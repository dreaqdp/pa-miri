==> flow/design.v <==
package PARAMS_pkg;
    parameter INSTR_SIZE = 32;
    parameter ADDR_SIZE = 32;
    parameter WD_SIZE = 32;
    parameter INSTR_REG_SIZE = 5;
    parameter OPCODE_SIZE = 7;
    parameter FUNCT3_SIZE = 3;
    parameter FUNCT7_SIZE = 7;
    parameter IMM_I_SIZE = 12;
    parameter OPCODE_OP = 7'b0110011;  
    parameter OPCODE_IM = 7'b0010011;
    parameter OPCODE_LD = 7'b0000011;
    parameter OPCODE_ST = 7'b0100011;
    parameter OPCODE_BR = 7'b1100011;
    parameter OPCODE_JM = 7'b1101111;
    parameter F7_ADD = 7'b0;
    parameter F7_SUB = 7'b0100000;
    parameter F7_MULDIV = 7'b0000001;
    parameter F3_ADD = 3'b0;
    parameter F3_SUB = 3'b0;
    parameter F3_MUL = 3'b0;
    parameter F3_MULH = 3'b001;
    parameter F3_MULHSU = 3'b010;
    parameter F3_MULHU = 3'b011;
    parameter F3_DIV = 3'b100;
    parameter F3_DIVU = 3'b101;
    parameter F3_REM = 3'b110;
    parameter F3_REMU = 3'b111;
    parameter F3_LDB = 3'b0;
    parameter F3_LDW = 3'b010;
    parameter F3_STB = 3'b0;
    parameter F3_STW = 3'b010;
    parameter F3_BEQ = 3'b0;
    parameter F3_BNE = 3'b001;
    parameter F3_BLT = 3'b100;
    parameter F3_BGE = 3'b101;
    parameter F3_BLTU = 3'b110;
    parameter F3_BGEU = 3'b111;
    parameter MEM_ACCESS_BYTE = 3'b000;
    parameter MEM_ACCESS_HALF = 3'b001;
    parameter MEM_ACCESS_WORD = 3'b010;
    parameter RD = 1'b0;
    parameter WR = 1'b1;
    parameter BOOT_ADDR = 32'h00001000;
    parameter EXCEP_ADDR = 32'h00002000;
    parameter NOP_INSTR = { {{WD_SIZE-7}{1'b0}}, OPCODE_IM};  
    parameter CACHE_LINE_SIZE = 64;  
    parameter CACHE_NUM_LINES = 4;
endpackage
`timescale 1ns/1ps
import PARAMS_pkg::*;
module alu #() (
    input clk,
    input reset_n,
    input   [OPCODE_SIZE-1:0] opcode_i,
    input   [FUNCT7_SIZE-1:0] funct7_i,
    input   [FUNCT3_SIZE-1:0] funct3_i,
    input   [WD_SIZE-1:0] op1_data_i,
    input   [WD_SIZE-1:0] op2_data_i,  
    input   [WD_SIZE-1:0] imm_se_i,  
    output cmp_o,
    output logic [WD_SIZE-1:0] result_o
);
always_comb begin
    case (opcode_i)
        OPCODE_OP: begin
            case (funct7_i)
                F7_SUB: 
                    result_o = op1_data_i - op2_data_i;
                default:   
                    result_o = op1_data_i + op2_data_i;
            endcase
        end  
        OPCODE_IM: begin
            case (funct3_i)
                F3_ADD: 
                    result_o = op1_data_i + imm_se_i;  
                default:
                    result_o = 32'b0;
            endcase
        end  
        default:  
            result_o = op1_data_i + imm_se_i;
    endcase
end
logic signed [WD_SIZE-1:0] op1_s, op2_s;
logic unsigned [WD_SIZE-1:0] op1_u, op2_u;
logic cmp_d;
assign op1_s = signed'(op1_data_i);
assign op2_s = signed'(op2_data_i);
assign op1_u = unsigned'(op1_data_i);
assign op2_u = unsigned'(op2_data_i);
assign cmp_o = cmp_d;
always_comb begin
    case (funct3_i)
        F3_BNE: cmp_d = op1_s != op2_s;
        F3_BLT: cmp_d = op1_s < op2_s;
        F3_BLTU: cmp_d = op1_u < op2_u;
        F3_BGE: cmp_d = op1_s >= op2_s;
        F3_BGEU: cmp_d = op1_u >= op2_u;
        default: cmp_d = op1_s == op2_s;  
    endcase
end
endmodule
`timescale 1ns/1ps
import PARAMS_pkg::*;
module stage_ex #() (
    input clk,
    input reset_n,
    input logic [INSTR_SIZE-1:0] pc_i,
    output logic [INSTR_SIZE-1:0] pc_br_o,
    input logic [INSTR_REG_SIZE-1:0] rd_i,
    output logic [INSTR_REG_SIZE-1:0] rd_o,
    output [INSTR_REG_SIZE-1:0] rd_dc_o,
    input logic ctrl_op_i,  
    input logic ctrl_ld_i,  
    output logic ctrl_ld_o,
    input logic ctrl_st_i,  
    output logic ctrl_st_o,  
    input logic ctrl_jm_i,  
    output logic ctrl_jm_o,  
    input logic ctrl_br_i,   
    output logic ctrl_br_o,   
    input logic ctrl_reg_write_i,
    output logic ctrl_reg_write_o,
    input logic [OPCODE_SIZE-1:0] ctrl_opcode_i,
    input logic [FUNCT7_SIZE-1:0] ctrl_funct7_i,
    input logic [FUNCT3_SIZE-1:0] ctrl_funct3_i,
    output logic [FUNCT3_SIZE-1:0] ctrl_mem_width_o,
    input logic ctrl_valid_i,
    input logic stall_proc_i,
    output logic stall_proc_o,
    input logic [WD_SIZE-1:0] rs1_data_i,
    input logic [WD_SIZE-1:0] imm_se_i,  
    output logic [WD_SIZE-1:0] bypass_result_alu_o,
    output logic bypass_ctrl_reg_write_alu_o,
    output logic [WD_SIZE-1:0] alu_result_o,
    output logic alu_cmp_o,
    input logic [WD_SIZE-1:0] rs2_data_i,
    output logic [WD_SIZE-1:0] rs2_data_o
);
logic [FUNCT3_SIZE-1:0] ctrl_mem_width_q;
logic [WD_SIZE-1:0] alu_result_q, alu_result_d, mul_result_d, rs1_data_d, rs2_data_d, rs2_data_q, rd_q;
logic alu_cmp_q, mult_valid_result_q, ctrl_ld_q, ctrl_st_q, ctrl_jm_q, ctrl_br_q, ctrl_reg_write_q;
assign ctrl_reg_write_d = (ctrl_reg_write_i & (~stall_proc_i));  
assign ctrl_reg_write_o = ctrl_reg_write_q;
assign ctrl_ld_o = ctrl_ld_q;
assign ctrl_st_o = ctrl_st_q;
assign ctrl_jm_o = ctrl_jm_q;
assign ctrl_br_o = ctrl_br_q;
assign ctrl_mem_width_o = ctrl_mem_width_q;
assign rd_dc_o = rd_i;
assign rd_o = rd_q;
assign rs2_data_o = rs2_data_q;
assign alu_result_o = alu_result_q;
assign bypass_result_alu_o = alu_result_d;
assign bypass_ctrl_reg_write_alu_o = ctrl_ld_i ? 1'b0: ctrl_reg_write_i;
always_ff@(posedge clk) begin
    if (!reset_n) begin
        ctrl_reg_write_q <= 1'b0;
        ctrl_br_q <= 1'b0;
    end
    else begin
        pc_br_o <= pc_i + imm_se_i;  
        rd_q <= ctrl_reg_write_d ? rd_i : 5'b0;
        rs2_data_q <= rs2_data_i;
        alu_result_q <= alu_result_d;
        alu_cmp_o <= alu_cmp_q;
        ctrl_reg_write_q <= ctrl_reg_write_d;
        ctrl_ld_q <= ctrl_ld_i;
        ctrl_st_q <= ctrl_st_i;
        ctrl_jm_q <= ctrl_jm_i;
        ctrl_br_q <= ctrl_br_i;
        ctrl_mem_width_q <= ctrl_funct3_i;
        stall_proc_o <= stall_proc_i;
    end
end
alu #() alu_inst (
    .clk (clk),
    .reset_n (reset_n),
    .opcode_i (ctrl_opcode_i),
    .funct7_i (ctrl_funct7_i),
    .funct3_i (ctrl_funct3_i),
    .op1_data_i (rs1_data_i),
    .op2_data_i (rs2_data_i),
    .imm_se_i (imm_se_i),
    .cmp_o (alu_cmp_q),
    .result_o (alu_result_d)
);
endmodule
Step by step through the tools: stage_ex
The steps from the RTL of stage_ex to its reports follow in flow order.
Line numbers count from 1 in the design file above.
{"block": "setup", "top_module": "stage_ex", "clock_port": "clk", "library": "sky130hd", "lib_corner": "tt_025C_1v80"}

Word-level counts
Yosys after proc, flatten, opt, wreduce and memory -nomap, before mapping. Enables and synchronous resets that opt folds into registers are not counted as muxes. Memory bits, and registers merged into a memory's read port (data or address), are not among the register bits. Print and check cells are not counted.
{"block": "word_totals", "output_inout_bits": 149, "reg_bits": 111, "input_bits": 160, "elab_cells": 38}
{"block": "classes", "add_sub_neg": 4, "mux": 5, "logic": 2, "reduce_and_logical": 1, "equal": 10, "compare": 4}
{"block": "ops", "operator": "adder 32 bit", "n": 3}
{"block": "ops", "operator": ">= comparator 32 bit", "n": 2}
{"block": "ops", "operator": "< comparator 32 bit", "n": 2}
{"block": "ops", "operator": "case mux 32 bit (select 2 bit)", "n": 1}
{"block": "ops", "operator": "2-to-1 mux 32 bit", "n": 2}
{"block": "ops", "operator": "subtractor 32 bit", "n": 1}
{"block": "ops", "operator": "equality test 32 bit", "n": 1}
{"block": "ops", "operator": "inequality test 32 bit", "n": 1}
{"block": "ops", "operator": "equality test 7 x 6 -> 1 bit (second input constant)", "n": 2}
{"block": "ops", "operator": "equality test 3 bit (second input constant)", "n": 4}
{"block": "ops", "operator": "equality test 7 x 5 -> 1 bit (second input constant)", "n": 1}
{"block": "ops", "operator": "case mux 1 bit (select 5 bit)", "n": 1}
{"block": "ops", "operator": "equality test 3 x 1 -> 1 bit (second input constant)", "n": 1}
{"block": "ops", "operator": "logical NOT 3 bit", "n": 1}
{"block": "ops", "operator": "bitwise AND 1 bit", "n": 1}
{"block": "ops", "operator": "inverter 1 bit", "n": 1}
{"block": "ops", "operator": "2-to-1 mux 1 bit", "n": 1}

Logic depth
Yosys ltp: most cells in a row. Word level: on the elaborated netlist, between registers, memories and ports. Mapped: between sequential cells and ports; inverters and the memories' decode and read muxes count.
{"block": "logic_depth", "ltp_word": 3, "ABC_AREA": 0, "ltp_mapped": 13}

Mapped cells and area
Source: synth_stat.txt of the flow (Yosys; design flattened, memories mapped). It holds for the ABC_AREA given above (unset counts as 0); a run with the other value may have another netlist.
{"block": "mapped", "mapped_area_um2": 10405.0, "buffers": 42, "stdcells": 1150, "seqArea_um2": 3313.2, "flip_flops": 111}
{"block": "by_type", "cell": "sky130_fd_sc_hd__edfxtp_1", "n": 109}
{"block": "by_type", "cell": "sky130_fd_sc_hd__ha_1", "n": 125}
{"block": "by_type", "cell": "sky130_fd_sc_hd__a21oi_1", "n": 104}
{"block": "by_type", "cell": "sky130_fd_sc_hd__xnor2_1", "n": 53}
{"block": "by_type", "cell": "sky130_fd_sc_hd__nor2_1", "n": 92}
{"block": "by_type", "cell": "sky130_fd_sc_hd__o21ai_0", "n": 65}
{"block": "by_type", "cell": "sky130_fd_sc_hd__inv_1", "n": 72}
{"block": "by_type", "cell": "sky130_fd_sc_hd__nand2_1", "n": 72}
{"block": "by_type", "cell": "sky130_fd_sc_hd__a21o_1", "n": 31}
{"block": "by_type", "cell": "sky130_fd_sc_hd__xor2_1", "n": 23}
{"block": "by_type", "cell": "sky130_fd_sc_hd__nand3_1", "n": 32}
{"block": "by_type", "cell": "sky130_fd_sc_hd__o22ai_1", "n": 23}
{"block": "by_type", "cell": "sky130_fd_sc_hd__a211oi_1", "n": 19}
{"block": "by_type", "cell": "sky130_fd_sc_hd__o21a_1", "n": 18}
{"block": "by_type", "cell": "sky130_fd_sc_hd__o21bai_1", "n": 18}
{"block": "by_type", "cell": "sky130_fd_sc_hd__clkbuf_1", "n": 30}
{"block": "by_type", "cell": "sky130_fd_sc_hd__o211ai_1", "n": 15}
{"block": "by_type", "cell": "sky130_fd_sc_hd__nand4_1", "n": 16}
Other cell types: 68; their cells: 233.
The figures by module come from a second, unflattened synthesis with its own total; it is not the netlist above.
{"block": "unflattened", "hier_cells": 1159, "area_unflattened_um2": 10593.9}
Each row is one instance without its submodules.
{"block": "modules", "module": "alu", "mod_seq_area_um2": 0.0, "mod_area_um2": 5466.5, "n_cells": 801, "instances": 1}
{"block": "modules", "module": "stage_ex", "mod_seq_area_um2": 3313.2, "mod_area_um2": 5127.4, "n_cells": 358, "instances": 1}

Timing after synthesis
OpenSTA on the mapped netlist: ideal clock, no wires. The path of least setup slack (recovery checks aside). Input and output delay are each 20% of the period. Register names are those of the netlist, which keeps one name where synthesis merged equal registers.
{"block": "synth_timing", "path_kind": "input-to-output", "from": "in rs2_data_i[11]", "to": "out bypass_result_alu_o[31]", "t_required_ns": 3.304, "output_delay_ns": 0.826, "setup_slack_ns": 0.086, "t_first_pin_ns": 0.826, "driving_pins": 11, "n_path_buf": 1, "arrival_time_ns": 3.218, "clock_period_ns": 4.13, "delay_ns": 2.392, "period_less_setup_slack_ns": 4.044}
"delay_ns" = arrival - input delay + setup time.
A path that ends at an output port has no setup time.
"driving_pins": output pins that drive a net of the path, with the launching flip-flop's if there is one; two outputs of one cell count as two.
"period_less_setup_slack_ns" is the clock period less the worst setup slack; recovery checks do not enter. This is arithmetic on one report: input and output delays are still those of the set period (20% each).
The rows between start and end are the longest chain of elaborated cells between them; the timing report does not say that the signal goes this way. Where chains are equally long, one stands for them.
A line is the first line of the expression or statement that the cell stems from. Yosys adds cells for indexed reads and writes and turns some case tables into memories.
{"block": "synth_between", "cell_sequence": "sky130_fd_sc_hd__inv_1 -> sky130_fd_sc_hd__ha_1 -> sky130_fd_sc_hd__buf_6 -> sky130_fd_sc_hd__or2_4 -> sky130_fd_sc_hd__a2111oi_4 -> sky130_fd_sc_hd__nand3_2 -> sky130_fd_sc_hd__a21o_1 -> sky130_fd_sc_hd__a2111oi_4 -> sky130_fd_sc_hd__nor4b_1 -> sky130_fd_sc_hd__o31a_1 -> sky130_fd_sc_hd__o31ai_1", "elab_chain_cells": 3, "cone_cells": 4, "cone_lines": 4}
{"block": "synth_rtl", "item": "start, declared", "line": 139, "source": "input logic [WD_SIZE-1:0] rs2_data_i,"}
{"block": "synth_rtl", "item": "adder 32 bit", "line": 71, "source": "result_o = op1_data_i + op2_data_i;"}
{"block": "synth_rtl", "item": "2-to-1 mux 32 bit", "line": 67, "source": "case (funct7_i)"}
{"block": "synth_rtl", "item": "case mux 32 bit (select 2 bit)", "line": 65, "source": "case (opcode_i)"}
{"block": "synth_rtl", "item": "end, declared", "line": 135, "source": "output logic [WD_SIZE-1:0] bypass_result_alu_o,"}

Module stage_ex, platform sky130hd: 2 stored runs of the flow (Yosys, OpenROAD) with differing settings, in no particular order. Input and output delays are each 20% of the period that was set; the output load is 0.01 pF.

Run 1
==> flow/run.sh <==
#!/bin/bash
# the make line also repeats the synthesis and layout settings of config.mk as NAME=value (left out here)
make -C /OpenROAD-flow-scripts/flow DESIGN_CONFIG=/design/flow/config.mk WORK_HOME=/design/flow/orfs CLKGATE_MAP_FILE= finish
==> flow/config.mk <==
export PLATFORM = sky130hd
export DESIGN_NAME = stage_ex
export DESIGN_NICKNAME = stage_ex
export VERILOG_FILES = /design/flow/design.v
export SDC_FILE = /design/flow/constraint.sdc
export NUM_CORES = 4
export LEC_CHECK = 0
export CAP_MARGIN = 20
export CORE_ASPECT_RATIO = 1.44
export CORE_MARGIN = 2
export CORE_UTILIZATION = 62
export CTS_CLUSTER_DIAMETER = 335
export CTS_CLUSTER_SIZE = 93
export MIN_ROUTING_LAYER = met1
export PLACE_DENSITY = 0.66
export SETUP_SLACK_MARGIN = 0.89
export SLEW_MARGIN = 20
==> flow/constraint.sdc <==
create_clock -name core_clock -period 6.2 [get_ports {clk}]
set_input_delay 1.2400 -clock core_clock [delete_from_list [all_inputs] [get_ports {clk}]]
set_output_delay 1.2400 -clock core_clock [all_outputs]
set_load 0.01 [all_outputs]

==> results of run 1, as JSON <==
{
  "outcome": "incomplete, routing halted on GRT-0232"
}

Run 2
==> flow/run.sh <==
#!/bin/bash
# the make line also repeats the synthesis and layout settings of config.mk as NAME=value (left out here)
make -C /OpenROAD-flow-scripts/flow DESIGN_CONFIG=/design/flow/config.mk WORK_HOME=/design/flow/orfs CLKGATE_MAP_FILE= finish
==> flow/config.mk <==
export PLATFORM = sky130hd
export DESIGN_NAME = stage_ex
export DESIGN_NICKNAME = stage_ex
export VERILOG_FILES = /design/flow/design.v
export SDC_FILE = /design/flow/constraint.sdc
export NUM_CORES = 4
export LEC_CHECK = 0
export ABC_AREA = 1
export CAP_MARGIN = 15
export CELL_PAD_IN_SITES_DETAIL_PLACEMENT = 2
export CORE_ASPECT_RATIO = 0.52
export CORE_MARGIN = 2
export CORE_UTILIZATION = 54
export CTS_CLUSTER_SIZE = 50
export GPL_TIMING_DRIVEN = 1
export MIN_ROUTING_LAYER = met1
export PLACE_DENSITY_LB_ADDON = 0.02
export SLEW_MARGIN = 20
==> flow/constraint.sdc <==
create_clock -name core_clock -period 3.44 [get_ports {clk}]
set_input_delay 0.6880 -clock core_clock [delete_from_list [all_inputs] [get_ports {clk}]]
set_output_delay 0.6880 -clock core_clock [all_outputs]
set_load 0.01 [all_outputs]

==> results of run 2, as JSON <==
{
  "outcome": "incomplete, placement halted on a tool error"
}

==> flow/design.v <==
package PARAMS_pkg;
    parameter INSTR_SIZE = 32;
    parameter ADDR_SIZE = 32;
    parameter WD_SIZE = 32;
    parameter INSTR_REG_SIZE = 5;
    parameter OPCODE_SIZE = 7;
    parameter FUNCT3_SIZE = 3;
    parameter FUNCT7_SIZE = 7;
    parameter IMM_I_SIZE = 12;
    parameter OPCODE_OP = 7'b0110011;  
    parameter OPCODE_IM = 7'b0010011;
    parameter OPCODE_LD = 7'b0000011;
    parameter OPCODE_ST = 7'b0100011;
    parameter OPCODE_BR = 7'b1100011;
    parameter OPCODE_JM = 7'b1101111;
    parameter F7_ADD = 7'b0;
    parameter F7_SUB = 7'b0100000;
    parameter F7_MULDIV = 7'b0000001;
    parameter F3_ADD = 3'b0;
    parameter F3_SUB = 3'b0;
    parameter F3_MUL = 3'b0;
    parameter F3_MULH = 3'b001;
    parameter F3_MULHSU = 3'b010;
    parameter F3_MULHU = 3'b011;
    parameter F3_DIV = 3'b100;
    parameter F3_DIVU = 3'b101;
    parameter F3_REM = 3'b110;
    parameter F3_REMU = 3'b111;
    parameter F3_LDB = 3'b0;
    parameter F3_LDW = 3'b010;
    parameter F3_STB = 3'b0;
    parameter F3_STW = 3'b010;
    parameter F3_BEQ = 3'b0;
    parameter F3_BNE = 3'b001;
    parameter F3_BLT = 3'b100;
    parameter F3_BGE = 3'b101;
    parameter F3_BLTU = 3'b110;
    parameter F3_BGEU = 3'b111;
    parameter MEM_ACCESS_BYTE = 3'b000;
    parameter MEM_ACCESS_HALF = 3'b001;
    parameter MEM_ACCESS_WORD = 3'b010;
    parameter RD = 1'b0;
    parameter WR = 1'b1;
    parameter BOOT_ADDR = 32'h00001000;
    parameter EXCEP_ADDR = 32'h00002000;
    parameter NOP_INSTR = { {{WD_SIZE-7}{1'b0}}, OPCODE_IM};  
    parameter CACHE_LINE_SIZE = 64;  
    parameter CACHE_NUM_LINES = 4;
endpackage
`timescale 1ns/1ps
import PARAMS_pkg::*;
module multiplier_nonblocking #(
    parameter MUL_STAGES = 5
) (
    input clk,
    input reset_n,
    input   [OPCODE_SIZE-1:0] opcode_i,
    input   [FUNCT7_SIZE-1:0] funct7_i,
    input   [FUNCT3_SIZE-1:0] funct3_i,
    input   [WD_SIZE-1:0] op1_data_i,
    input   [WD_SIZE-1:0] op2_data_i,  
    output logic valid_result_o,
    output logic [WD_SIZE-1:0] result_o
);
logic [MUL_STAGES-1:0][WD_SIZE-1:0] op1_data_q, op2_data_q;
logic [MUL_STAGES-1:0] valid_instr_q;
always_ff@(posedge clk) begin
    if (!reset_n) begin
        valid_instr_q[0] <= 1'b0;
    end
    else begin
        valid_instr_q[0] <= (opcode_i == OPCODE_OP) & (funct7_i == F7_MULDIV) & (funct3_i == F3_MUL);
        if (valid_instr_q[0]) begin
            op1_data_q[0] <= op1_data_i;
            op2_data_q[0] <= op2_data_i;
        end
    end
end
always_ff@(posedge clk) begin
    if (!reset_n) begin
        valid_instr_q[1] <= 1'b0;
    end
    else begin
        valid_instr_q[1] <= valid_instr_q[0];
        if (valid_instr_q[1]) begin
            op1_data_q[1] <= op1_data_q[0];
            op2_data_q[1] <= op2_data_q[0];
        end
    end
end
always_ff@(posedge clk) begin
    if (!reset_n) begin
        valid_instr_q[2] <= 1'b0;
    end
    else begin
        valid_instr_q[2] <= valid_instr_q[1];
        if (valid_instr_q[2]) begin
            op1_data_q[2] <= op1_data_q[1];
            op2_data_q[2] <= op2_data_q[1];
        end
    end
end
always_ff@(posedge clk) begin
    if (!reset_n) begin
        valid_instr_q[3] <= 1'b0;
    end
    else begin
        valid_instr_q[3] <= valid_instr_q[2];
        if (valid_instr_q[3]) begin
            op1_data_q[3] <= op1_data_q[2];
            op2_data_q[3] <= op2_data_q[2];
        end
    end
end
always_ff@(posedge clk) begin
    if (!reset_n) begin
        valid_result_o <= 1'b0;
    end
    else begin
        valid_instr_q[4] <= valid_instr_q[3];
        valid_result_o <= valid_instr_q[4];
        if (valid_instr_q[4]) begin
            op1_data_q[4] <= op1_data_q[3];
            op2_data_q[4] <= op2_data_q[3];
            result_o <= op1_data_q[4] * op2_data_q[4];
        end
    end
end
endmodule
Step by step through the tools: multiplier_nonblocking:

What the tools print for multiplier_nonblocking, step after step.
Lines are those of the file above, counted from 1.
Operators: Yosys type, input widths -> output width; for muxes data width and select width s.
Cell names lack the library's common part.
A cell with n/a has no value.

* design top: multiplier_nonblocking
* clock input: clk
* library: sky130hd
* corner: tt_025C_1v80

Word level:

Source: Yosys, flattened and elaborated, memories not mapped. Widths are those after wreduce. Registers that Yosys merges into a memory's read port (data or address) are not register bits. Print and check cells do not count. Equal cells are merged and count once.

* output and inout port bits: 33
* flip-flop bits (word level): 358
* bits of input ports: 83
* elaborated cells: 28

* $mul: 1
* reductions and logical operators: 6
* equal/unequal tests: 2
* bitwise gates (word level): 2

Operator list (number)
* $mul 32x32->32: 1
* $reduce_and 2->1: 5
* $eq 7x1->1 const B: 1
* $eq 7x6->1 const B: 1
* $logic_not 3->1: 1
* $and 1x1->1: 2

Depth:

Yosys ltp: most cells in a row. Word level: on the elaborated netlist, between registers, memories and ports. Mapped: between sequential cells and ports; inverters and the memories' decode and read muxes count.

* depth after elaboration: 3
* ABC_AREA: 0
* depth in mapped cells: 26
* mapped depth without buffers: 23

Netlist:

Yosys stat after the flow's synthesis: flattened, memories mapped to cells. It holds for the ABC_AREA given above (unset counts as 0); a run with the other value may have another netlist.

Cell types
* edfxtp_1: number 353, area in all 1.06E+04 um^2
* fa_1: number 408, area in all 8.17E+03 um^2
* and2_1: number 378, area in all 2.36E+03 um^2
* ha_1: number 123, area in all 1.54E+03 um^2
* inv_1: number 366, area in all 1.37E+03 um^2
* nand2_1: number 175, area in all 656.88 um^2
* xnor2_1: number 58, area in all 507.987 um^2
* clkbuf_1: number 83, area in all 311.549 um^2
* xor2_1: number 21, area in all 183.926 um^2
* a21o_1: number 14, area in all 105.101 um^2
* a21oi_1: number 21, area in all 105.101 um^2
* dfxtp_1: number 5, area in all 100.096 um^2
* a211oi_1: number 7, area in all 52.55 um^2
* o21ai_0: number 8, area in all 40.038 um^2
* nor2_1: number 10, area in all 37.536 um^2
* a211o_1: number 4, area in all 35.034 um^2
* nand4_1: number 5, area in all 31.28 um^2
* nor2b_1: number 5, area in all 31.28 um^2

Not listed: further types 28, cells in them 50.

* buffer cells: 83
* synthesis area: 26636.8 um^2
* mapped flip-flops: 358
* cells in the netlist: 2094
* area of sequential cells: 10700.3 um^2

Worst setup path after synthesis:

Source: OpenSTA report_checks on the synthesized netlist (no wires, ideal clock, input and output delay 20% of the period each), path of least setup slack; recovery checks are left aside. Register names are those of the netlist, which keeps one name where synthesis merged equal registers.

* kind: register to register
* start: reg op2_data_q
* end: reg result_o[31]
* path buffers: 3
* arrival: 6458 ps
* stages on the path: 24
* path slack: 255 ps
* path delay: 6716 ps
* data required time: 6712 ps
* clock period: 6970 ps
* launch time at the first pin: 0 ps
* library setup time: 258 ps
* synthesis period reached: 6715 ps

"path delay" is the arrival time less input delay plus setup time.
"stages on the path" counts driving pins, that of a launching flip-flop among them; a cell with two outputs on the path counts twice.
"synthesis period reached" is the clock period less the worst setup slack; recovery checks do not enter. This is arithmetic on one report: input and output delays are still those of the set period (20% each).
Where an end lacks its bit number, it is one bit of the signal, or one of the new flip-flops if synthesis recoded a state register.
Between the ends stands the longest chain of elaborated cells between them, by number of cells; it is not shown to be the way that was timed. Of several equally long chains one is given.
A line is the first line of the expression or statement that the cell stems from. Yosys adds cells for indexed reads and writes and turns some case tables into memories.

* cells stage by stage: edfxtp_1 > clkbuf_1 > clkbuf_1 > and2_1 > fa_1 > inv_1 > fa_1 > inv_1 > fa_1 > inv_1 > fa_1 > fa_1 > fa_1 > fa_1 > fa_1 > inv_1 > ha_1 > clkbuf_1 > and2_1 > a2111oi_0 > o211ai_1 > a21o_1 > a211o_1 > xnor2_1
* length of the longest elaborated chain: 1
* elaborated cells on any way between the ends: 1
* RTL lines with such cells: 1
* those cells by class: mul (1)

Ends and longest elaborated chain, after synthesis
* start: declaration: line 65 `logic [MUL_STAGES-1:0][WD_SIZE-1:0] op1_data_q, op2_data_q;`
* $mul 32x32->32: line 125 `result_o <= op1_data_q[4] * op2_data_q[4];`
* end: assignment: line 125
* end: declaration: line 63 `output logic [WD_SIZE-1:0] result_o`

Path in the finished layout:

From the final timing report of flow run 1: the path of least setup slack in the routed layout; clock arrival at registers is part of the times.
The report prints the path's times to 10 ps; the period is as set.

* kind: register to register
* start: reg op1_data_q
* end: reg result_o[27]
* path slack: -2190 ps
* launch time at the first pin: 580 ps
* clock period: 4460 ps
* path buffers: 2
* stages on the path: 22
* data required time: 4790 ps
* arrival: 6970 ps
* library setup time: 250 ps

Where an end lacks its bit number, it is one bit of the signal, or one of the new flip-flops if synthesis recoded a state register.
Between the ends stands the longest chain of elaborated cells between them, by number of cells; it is not shown to be the way that was timed. Of several equally long chains one is given.

* cells stage by stage: edfxtp_1 > buf_4 > and2_4 > fa_1 > inv_1 > fa_1 > fa_2 > fa_1 > inv_2 > fa_1 > ha_1 > fa_1 > fa_1 > ha_4 > and3_4 > nand2_2 > a211o_1 > a211oi_2 > buf_4 > a21o_1 > a21boi_2 > xor2_1
* length of the longest elaborated chain: 1
* elaborated cells on any way between the ends: 1
* RTL lines with such cells: 1
* those cells by class: mul (1)

Ends and longest elaborated chain, after layout
* start: declaration: line 65 `logic [MUL_STAGES-1:0][WD_SIZE-1:0] op1_data_q, op2_data_q;`
* $mul 32x32->32: line 125 `result_o <= op1_data_q[4] * op2_data_q[4];`
* end: assignment: line 125
* end: declaration: line 63 `output logic [WD_SIZE-1:0] result_o`

## Implementation results

Below are 2 stored runs of the flow (Yosys, OpenROAD; platform sky130hd) on multiplier_nonblocking, each with its settings and what was measured, unordered. Constraints: input delay and output delay 20% of the set period each, output load 0.01 pF.
"clock period reached": clock period set for the run, less the worst setup slack. It is reckoned from that one timing run; input and output delays stay at 20% of the period that was set.
"critical setup path time": the worst setup path's part of the clock period (all of it between registers, 20% less for each end at a port) less its slack. A launch clock that arrives late makes it longer, a capture clock that arrives late makes it shorter.
"power" is the tool's figure for a default switching activity; nothing was simulated.
"critical setup path time" is known to 10 ps.

### Flow run 1

==> flow/run.sh <==
#!/bin/bash
# the make line also repeats the synthesis and layout settings of config.mk as NAME=value (left out here)
make -C /OpenROAD-flow-scripts/flow DESIGN_CONFIG=/design/flow/config.mk WORK_HOME=/design/flow/orfs CLKGATE_MAP_FILE= finish
==> flow/config.mk <==
export PLATFORM = sky130hd
export DESIGN_NAME = multiplier_nonblocking
export DESIGN_NICKNAME = multiplier_nonblocking
export VERILOG_FILES = /design/flow/design.v
export SDC_FILE = /design/flow/constraint.sdc
export NUM_CORES = 4
export LEC_CHECK = 0
export CAP_MARGIN = 20
export CELL_PAD_IN_SITES_GLOBAL_PLACEMENT = 1
export CORE_ASPECT_RATIO = 0.91
export CORE_MARGIN = 2
export CORE_UTILIZATION = 41
export CTS_CLUSTER_DIAMETER = 100
export MAX_ROUTING_LAYER = met5
export PLACE_DENSITY = 0.78
export SLEW_MARGIN = 20
==> flow/constraint.sdc <==
create_clock -name core_clock -period 4.46 [get_ports {clk}]
set_input_delay 0.8920 -clock core_clock [delete_from_list [all_inputs] [get_ports {clk}]]
set_output_delay 0.8920 -clock core_clock [all_outputs]
set_load 0.01 [all_outputs]

Results of flow run 1:
- Worst-case hold slack: 375 ps
- Clock period reached: 6648 ps
- Total negative slack: -42419 ps
- Worst setup slack after layout: -2188 ps
- Power: 24.633 mW
- Die size: 67024.5 um^2
- Critical setup path time: 6650 ps
- Worst setup path kind: register to register
- Post-layout utilization: 51.0%
- Standard-cell area of the final layout: 32936.6 um^2
- Chip area after synthesis (Yosys): 26636.8 um^2

### Flow run 2

==> flow/run.sh <==
#!/bin/bash
# the make line also repeats the synthesis and layout settings of config.mk as NAME=value (left out here)
make -C /OpenROAD-flow-scripts/flow DESIGN_CONFIG=/design/flow/config.mk WORK_HOME=/design/flow/orfs CLKGATE_MAP_FILE= finish
==> flow/config.mk <==
export PLATFORM = sky130hd
export DESIGN_NAME = multiplier_nonblocking
export DESIGN_NICKNAME = multiplier_nonblocking
export VERILOG_FILES = /design/flow/design.v
export SDC_FILE = /design/flow/constraint.sdc
export NUM_CORES = 4
export LEC_CHECK = 0
export ABC_AREA = 1
export CAP_MARGIN = 35
export CORE_ASPECT_RATIO = 0.53
export CORE_MARGIN = 2
export CORE_UTILIZATION = 19
export MAX_ROUTING_LAYER = met5
export PLACE_DENSITY_LB_ADDON = 0.13
export SLEW_MARGIN = 40
==> flow/constraint.sdc <==
create_clock -name core_clock -period 6.94 [get_ports {clk}]
set_input_delay 1.3880 -clock core_clock [delete_from_list [all_inputs] [get_ports {clk}]]
set_output_delay 1.3880 -clock core_clock [all_outputs]
set_load 0.01 [all_outputs]

Results of flow run 2:
- Worst-case hold slack: 393 ps
- Clock period reached: 6687 ps
- Total negative slack: 0 ps
- Worst setup slack after layout: 253 ps
- Power: 16.466 mW
- Die size: 149224.0 um^2
- Critical setup path time: 6690 ps
- Worst setup path kind: register to register
- Post-layout utilization: 23.3%
- Standard-cell area of the final layout: 33832.4 um^2
- Chip area after synthesis (Yosys): 27739.1 um^2

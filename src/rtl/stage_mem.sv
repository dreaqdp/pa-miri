==> flow/design.v <==
package PARAMS_pkg;
    parameter INSTR_SIZE = 32;
    parameter ADDR_SIZE = 32;
    parameter WD_SIZE = 32;
    parameter INSTR_REG_SIZE = 5;
    parameter OPCODE_SIZE = 7;
    parameter FUNCT3_SIZE = 3;
    parameter FUNCT7_SIZE = 7;
    parameter IMM_I_SIZE = 12;
    parameter OPCODE_OP = 7'b0110011;  
    parameter OPCODE_IM = 7'b0010011;
    parameter OPCODE_LD = 7'b0000011;
    parameter OPCODE_ST = 7'b0100011;
    parameter OPCODE_BR = 7'b1100011;
    parameter OPCODE_JM = 7'b1101111;
    parameter F7_ADD = 7'b0;
    parameter F7_SUB = 7'b0100000;
    parameter F7_MULDIV = 7'b0000001;
    parameter F3_ADD = 3'b0;
    parameter F3_SUB = 3'b0;
    parameter F3_MUL = 3'b0;
    parameter F3_MULH = 3'b001;
    parameter F3_MULHSU = 3'b010;
    parameter F3_MULHU = 3'b011;
    parameter F3_DIV = 3'b100;
    parameter F3_DIVU = 3'b101;
    parameter F3_REM = 3'b110;
    parameter F3_REMU = 3'b111;
    parameter F3_LDB = 3'b0;
    parameter F3_LDW = 3'b010;
    parameter F3_STB = 3'b0;
    parameter F3_STW = 3'b010;
    parameter F3_BEQ = 3'b0;
    parameter F3_BNE = 3'b001;
    parameter F3_BLT = 3'b100;
    parameter F3_BGE = 3'b101;
    parameter F3_BLTU = 3'b110;
    parameter F3_BGEU = 3'b111;
    parameter MEM_ACCESS_BYTE = 3'b000;
    parameter MEM_ACCESS_HALF = 3'b001;
    parameter MEM_ACCESS_WORD = 3'b010;
    parameter RD = 1'b0;
    parameter WR = 1'b1;
    parameter BOOT_ADDR = 32'h00001000;
    parameter EXCEP_ADDR = 32'h00002000;
    parameter NOP_INSTR = { {{WD_SIZE-7}{1'b0}}, OPCODE_IM};  
    parameter CACHE_LINE_SIZE = 64;  
    parameter CACHE_NUM_LINES = 4;
endpackage
`timescale 1ps/1ps
import PARAMS_pkg::*;
module stage_mem #() (
    input clk,
    input reset_n,
    input logic [INSTR_SIZE-1:0] pc_br_i,
    output logic [INSTR_SIZE-1:0] pc_br_o,
    input logic [INSTR_REG_SIZE-1:0] rd_i,
    output logic [INSTR_REG_SIZE-1:0] rd_o,
    output [INSTR_REG_SIZE-1:0] rd_dc_o,
    input logic [WD_SIZE-1:0] alu_result_i,
    output logic [WD_SIZE-1:0] alu_result_o,
    input logic alu_cmp_i,
    input logic [WD_SIZE-1:0] rs2_data_i,
    output logic take_br_o,
    input logic ctrl_ld_i,  
    output logic ctrl_ld_o,  
    input logic ctrl_st_i,  
    input logic ctrl_jm_i,  
    input logic ctrl_br_i,   
    input logic [FUNCT3_SIZE-1:0] ctrl_mem_width_i,
    input logic ctrl_reg_write_i,
    output logic ctrl_reg_write_o,
    input logic stall_proc_i,
    output logic [WD_SIZE-1:0] bypass_mem_data_o,
    output logic bypass_ctrl_reg_write_mem_o,
    output [WD_SIZE-1:0] dmem_addr_o,
    output dmem_rd_wr_o,
    output dmem_op_en_o,
    output [WD_SIZE-1:0] dmem_wr_data_o,
    output [WD_SIZE-1:0] dmem_wr_keep_o,
    input [WD_SIZE-1:0] dmem_rd_data_i,
    output logic [WD_SIZE-1:0] mem_data_o
);
localparam integer BYTE = 8;
wire op_wr;
logic take_br_q;
logic [WD_SIZE-1:0] mem_data_q, dmem_wr_keep_d, dmem_wr_data_d;
assign dmem_addr_o = { alu_result_i[WD_SIZE-1:2], 2'b00 } ;  
assign dmem_rd_wr_o = ctrl_st_i;
assign dmem_op_en_o = (ctrl_ld_i | ctrl_st_i) & !stall_proc_i;
assign dmem_wr_data_o = dmem_wr_data_d;
assign bypass_mem_data_o = ctrl_ld_i ? mem_data_q : alu_result_i;
assign bypass_ctrl_reg_write_mem_o = ctrl_reg_write_i;
always_comb
begin
    case (ctrl_mem_width_i)
        MEM_ACCESS_BYTE: begin
            case (alu_result_i[1:0])
                2'b00: begin
                    mem_data_q = { { {WD_SIZE-7}{dmem_rd_data_i[7]} }, dmem_rd_data_i[6:0] };  
                    dmem_wr_keep_d = 32'h000000FF;  
                end
                2'b01: begin
                    mem_data_q = { { {WD_SIZE-7}{dmem_rd_data_i[15]} }, dmem_rd_data_i[14:8] };  
                    dmem_wr_keep_d = 32'h0000FF00;  
                end
                2'b10: begin
                    mem_data_q = { { {WD_SIZE-7}{dmem_rd_data_i[23]} }, dmem_rd_data_i[22:16] };  
                    dmem_wr_keep_d = 32'h00FF0000;  
                end
                2'b11: begin
                    mem_data_q = { { {WD_SIZE-7}{dmem_rd_data_i[31]} }, dmem_rd_data_i[30:24] };  
                    dmem_wr_keep_d = 32'hFF000000;  
                end
            endcase 
            dmem_wr_data_d = rs2_data_i << (alu_result_i[1:0] * BYTE);
        end  
        MEM_ACCESS_HALF: begin
            case(alu_result_i[1])
                1'b0: begin
                    mem_data_q = { { {WD_SIZE-15}{dmem_rd_data_i[15]} }, dmem_rd_data_i[14:0] };  
                    dmem_wr_keep_d = 32'h0000FFFF;  
                end
                1'b1: begin
                    mem_data_q = { { {WD_SIZE-15}{dmem_rd_data_i[31]} }, dmem_rd_data_i[30:16] };  
                    dmem_wr_keep_d = 32'hFFFF0000;  
                end
            endcase
            dmem_wr_data_d = rs2_data_i << (alu_result_i[1] * BYTE * 2);
        end  
        default:  begin  
            mem_data_q = dmem_rd_data_i;  
            dmem_wr_keep_d = 32'hFFFFFFFF;  
            dmem_wr_data_d = rs2_data_i;
        end 
    endcase
end
assign dmem_wr_keep_o = dmem_wr_keep_d;
assign take_br_q = ctrl_br_i && alu_cmp_i && !stall_proc_i;
assign rd_dc_o = rd_i;
always_ff@(posedge clk) begin
    if (!reset_n) begin
        take_br_o <= 1'b0;
        ctrl_reg_write_o <= 1'b0;
    end
    if (reset_n) begin
        ctrl_ld_o <= ctrl_ld_i;
        pc_br_o <= pc_br_i;
        rd_o <= ctrl_reg_write_i ? rd_i : 5'b0;
        alu_result_o <= alu_result_i;
        ctrl_reg_write_o <= ctrl_reg_write_i;
        mem_data_o <= mem_data_q;
        take_br_o <= take_br_q;
    end
end
endmodule
# Reports on stage_mem
# Tool output for the design above, in the order of the flow.
# Lines are those of the file above, counted from 1.
# Library cell names are shortened.
setup:
  top: "stage_mem"
  clock_port: "clk"
  lib: "sky130hd"
  pvt_corner: "tt_025C_1v80"

# Word-level counts
# Yosys after proc, flatten, opt, wreduce and memory -nomap, before mapping. Memory bits, and registers merged into a memory's read port (data or address), are not among the register bits. Print and check cells are not counted. Equal cells are merged and count once.
classes:
  muxes: 8
  bitwise: 3
  shift: 2
  equal: 4
  n_reduce_logical: 5
ops:
  columns: ["op", "count"]
  rows:
  - ["case mux 32 bit (select 2 bit)", 5]
  - ["case mux 32 bit (select 4 bit)", 2]
  - ["left shift 32 x 5 -> 32 bit", 2]
  - ["two-way mux 32 bit", 1]
  - ["== test 2 bit with constant B", 2]
  - ["== test 3 x 1 -> 1 bit with constant B", 1]
  - ["zero test 3 bit", 1]
  - ["logical AND 1 bit", 2]
  - ["== test 2 x 1 -> 1 bit with constant B", 1]
  - ["zero test 2 bit", 1]
  - ["bitwise AND 1 bit", 1]
  - ["bitwise OR 1 bit", 1]
  - ["inverter 1 bit", 1]
  - ["zero test 1 bit", 1]
bits:
  out_inout_bits: 240
  input_bits: 145
  elab_cells: 29
  reg_bits: 104

# Longest topological paths
# Yosys ltp: most cells in a row. Word level: on the elaborated netlist, between registers, memories and ports. Mapped: between sequential cells and ports; inverters and the memories' decode and read muxes count.
logic_depth:
  depth_word: 4
  ABC_AREA: 0
  depth_mapped: 6
  depth_no_buf: 4

# Synthesis result
# The flow's flattened synthesis, as Yosys stat reports it; memories are mapped. The netlist is that of the ABC_AREA named above (0 if unset); the other value can give another one.
mapped:
  mapped_cells: 468
  ff_cells: 104
  n_buf: 95
  seqArea_um2: 3103.0
  yosys_area_um2: 5338.9
by_type:
  columns: ["type", "count", "area_total_um2"]
  rows:
  - ["edfxtp_1", 102, 3.06E+03]
  - ["buf_4", 67, 502.982]
  - ["nand2_1", 50, 187.68]
  - ["nor2_1", 47, 176.419]
  - ["a22oi_1", 23, 172.666]
  - ["mux2_4", 8, 120.115]
  - ["mux2i_1", 12, 120.115]
  - ["a31oi_1", 17, 106.352]
  - ["o21ai_1", 21, 105.101]
  - ["o22ai_1", 15, 93.84]
  - ["and2_1", 14, 87.584]
  - ["clkbuf_1", 21, 78.826]
  - ["a221oi_1", 8, 70.067]
  - ["a221o_1", 6, 60.058]
  - ["mux4_2", 2, 45.043]
  - ["dfxtp_1", 2, 40.038]
  - ["or3_1", 5, 31.28]
  - ["a21oi_1", 6, 30.029]
# Not listed: further types 18, cells in them 42.

# Timing after synthesis
# OpenSTA on the mapped netlist: ideal clock, no wires. The path of least setup slack (recovery checks aside). Input and output delay are each 20% of the period. Register names are those of the netlist, which keeps one name where synthesis merged equal registers.
synth_path:
  path_type: "input to output"
  from: "input alu_result_i[1]"
  to: "output bypass_mem_data_o[11]"
  n_path_buf: 2
  slack_ns: 0.444
  launch_ns: 0.632
  required_time_ns: 2.528
  period_ns: 3.16
  input_delay_ns: 0.632
  output_delay_ns: 0.632
  path_stages: 6
  delay_ns: 1.452
  arrival_ns: 2.084
  period_less_setup_slack_ns: 2.716
# "delay_ns" is the arrival time less input delay plus setup time.
# A path that ends at an output port has no setup time.
# "path_stages" counts driving pins, that of a launching flip-flop among them; a cell with two outputs on the path counts twice.
# "period_less_setup_slack_ns" is the clock period less the worst setup slack; recovery checks do not enter. This is arithmetic on one report: input and output delays are still those of the set period (20% each).
# The rows between start and end are the longest chain of elaborated cells between them; the timing report does not say that the signal goes this way. Where chains are equally long, one stands for them.
# A line is the first line of the expression or statement that the cell stems from. Yosys adds cells for indexed reads and writes and turns some case tables into memories.
synth_between:
  path_cell_list: "buf_6 -> mux4_2 -> and3_1 -> buf_6 -> a211o_1 -> mux2_4"
  elab_chain_cells: 4
  cone_cells: 9
  lines_between: 4
  cone_classes: "3 x eq/ne; 4 x mux; 1 x logic; 1 x reduce/logical"
synth_lines:
  columns: ["item", "line", "rtl"]
  rows:
  - ["start, declared", 60, "input logic [WD_SIZE-1:0] alu_result_i,"]
  - ["inverter 1 bit", 119, "case(alu_result_i[1])"]
  - ["case mux 32 bit (select 2 bit)", 119, null]
  - ["case mux 32 bit (select 2 bit)", 96, "case (ctrl_mem_width_i)"]
  - ["two-way mux 32 bit", 92, "assign bypass_mem_data_o = ctrl_ld_i ? mem_data_q : alu_result_i;"]
  - ["end, declared", 74, "output logic [WD_SIZE-1:0] bypass_mem_data_o,"]
# Some nets on the timed path still bear RTL names; the line given drives or declares the net.
synth_named_nets:
  columns: ["net", "line"]
  rows:
  - ["mem_data_q[11]", 96]

# Worst path after layout
# Path of least setup slack in the final report of stored run 1 (OpenROAD, finished layout, wires in). Where an end is a register, its clock arrival counts in the times.
layout_path:
  path_type: "input to output"
  from: "input dmem_rd_data_i[23]"
  to: "output bypass_mem_data_o[9]"
  path_stages: 6
  n_path_buf: 2
  required_time_ns: 2.18
  period_ns: 2.73
  arrival_ns: 2.16
  output_delay_ns: 0.55
  launch_ns: 0.55
  slack_ns: 0.02
  input_delay_ns: 0.55
# The rows between start and end are the longest chain of elaborated cells between them; the timing report does not say that the signal goes this way. Where chains are equally long, one stands for them.
layout_between:
  path_cell_list: "dlygate4sd2_1 -> mux4_2 -> and3_4 -> a221o_1 -> mux2_4 -> buf_6"
  elab_chain_cells: 3
  cone_cells: 3
  lines_between: 3
  cone_classes: "3 x mux"
layout_lines:
  columns: ["item", "line", "rtl"]
  rows:
  - ["start, declared", 81, "input [WD_SIZE-1:0] dmem_rd_data_i,"]
  - ["case mux 32 bit (select 4 bit)", 98, "case (alu_result_i[1:0])"]
  - ["case mux 32 bit (select 2 bit)", 96, "case (ctrl_mem_width_i)"]
  - ["two-way mux 32 bit", 92, "assign bypass_mem_data_o = ctrl_ld_i ? mem_data_q : alu_result_i;"]
  - ["end, declared", 74, "output logic [WD_SIZE-1:0] bypass_mem_data_o,"]
# Some nets on the timed path still bear RTL names; the line given drives or declares the net.
layout_named_nets:
  columns: ["net", "line"]
  rows:
  - ["mem_data_q[9]", 96]

## Implementation results

Stored flow runs of stage_mem (2 of them; Yosys, OpenROAD, sky130hd). They differ in their settings and are not a sequence. Constraints: input delay and output delay 20% of the set period each, output load 0.01 pF.
"clock_period_reached_ns" means the clock period less the worst setup slack. The figure is calculated, with input and output delays left at 20% of the set period.
"worst_path_time_ns" means the part of the period allowed to the worst setup path (the constraints hold back 20% at inputs and 20% at outputs) less its slack; where the path has registers, the arrival times of their clocks count too.
"totalPower_uw": no workload was simulated; the value follows from the tool's default switching activity.

--- stored run 1 ---
==> flow/run.sh <==
#!/bin/bash
# the make line also repeats the synthesis and layout settings of config.mk as NAME=value (left out here)
make -C /OpenROAD-flow-scripts/flow DESIGN_CONFIG=/design/flow/config.mk WORK_HOME=/design/flow/orfs CLKGATE_MAP_FILE= finish
==> flow/config.mk <==
export PLATFORM = sky130hd
export DESIGN_NAME = stage_mem
export DESIGN_NICKNAME = stage_mem
export VERILOG_FILES = /design/flow/design.v
export SDC_FILE = /design/flow/constraint.sdc
export NUM_CORES = 4
export LEC_CHECK = 0
export CAP_MARGIN = 20
export CORE_MARGIN = 2
export CORE_UTILIZATION = 45
export SLEW_MARGIN = 20
==> flow/constraint.sdc <==
create_clock -name core_clock -period 2.73 [get_ports {clk}]
set_input_delay 0.5460 -clock core_clock [delete_from_list [all_inputs] [get_ports {clk}]]
set_output_delay 0.5460 -clock core_clock [all_outputs]
set_load 0.01 [all_outputs]

==> results, as YAML <==
results:
  finalCellArea_um2: 9678.0
  synth_chip_area_um2: 5338.9
  final_setup_ws_ns: 0.023
  totalPower_uw: 4488
  ws_hold_ns: 0.659
  die_footprint_um2: 12750.9
  clock_period_reached_ns: 2.707
  worst_path_time_ns: 1.61
  worst_setup_path_type: "input to output"

--- stored run 2 ---
==> flow/run.sh <==
#!/bin/bash
# the make line also repeats the synthesis and layout settings of config.mk as NAME=value (left out here)
make -C /OpenROAD-flow-scripts/flow DESIGN_CONFIG=/design/flow/config.mk WORK_HOME=/design/flow/orfs CLKGATE_MAP_FILE= finish
==> flow/config.mk <==
export PLATFORM = sky130hd
export DESIGN_NAME = stage_mem
export DESIGN_NICKNAME = stage_mem
export VERILOG_FILES = /design/flow/design.v
export SDC_FILE = /design/flow/constraint.sdc
export NUM_CORES = 4
export LEC_CHECK = 0
export CAP_MARGIN = 20
export CELL_PAD_IN_SITES_DETAIL_PLACEMENT = 2
export CELL_PAD_IN_SITES_GLOBAL_PLACEMENT = 0
export CORE_ASPECT_RATIO = 0.71
export CORE_MARGIN = 2
export CORE_UTILIZATION = 49
export MIN_ROUTING_LAYER = met2
export PLACE_DENSITY_LB_ADDON = 0.01
export SETUP_SLACK_MARGIN = 0.54
export SLEW_MARGIN = 20
==> flow/constraint.sdc <==
create_clock -name core_clock -period 1.96 [get_ports {clk}]
set_input_delay 0.3920 -clock core_clock [delete_from_list [all_inputs] [get_ports {clk}]]
set_output_delay 0.3920 -clock core_clock [all_outputs]
set_load 0.01 [all_outputs]

==> results, as YAML <==
outcome: "unfinished; tool error in placement"
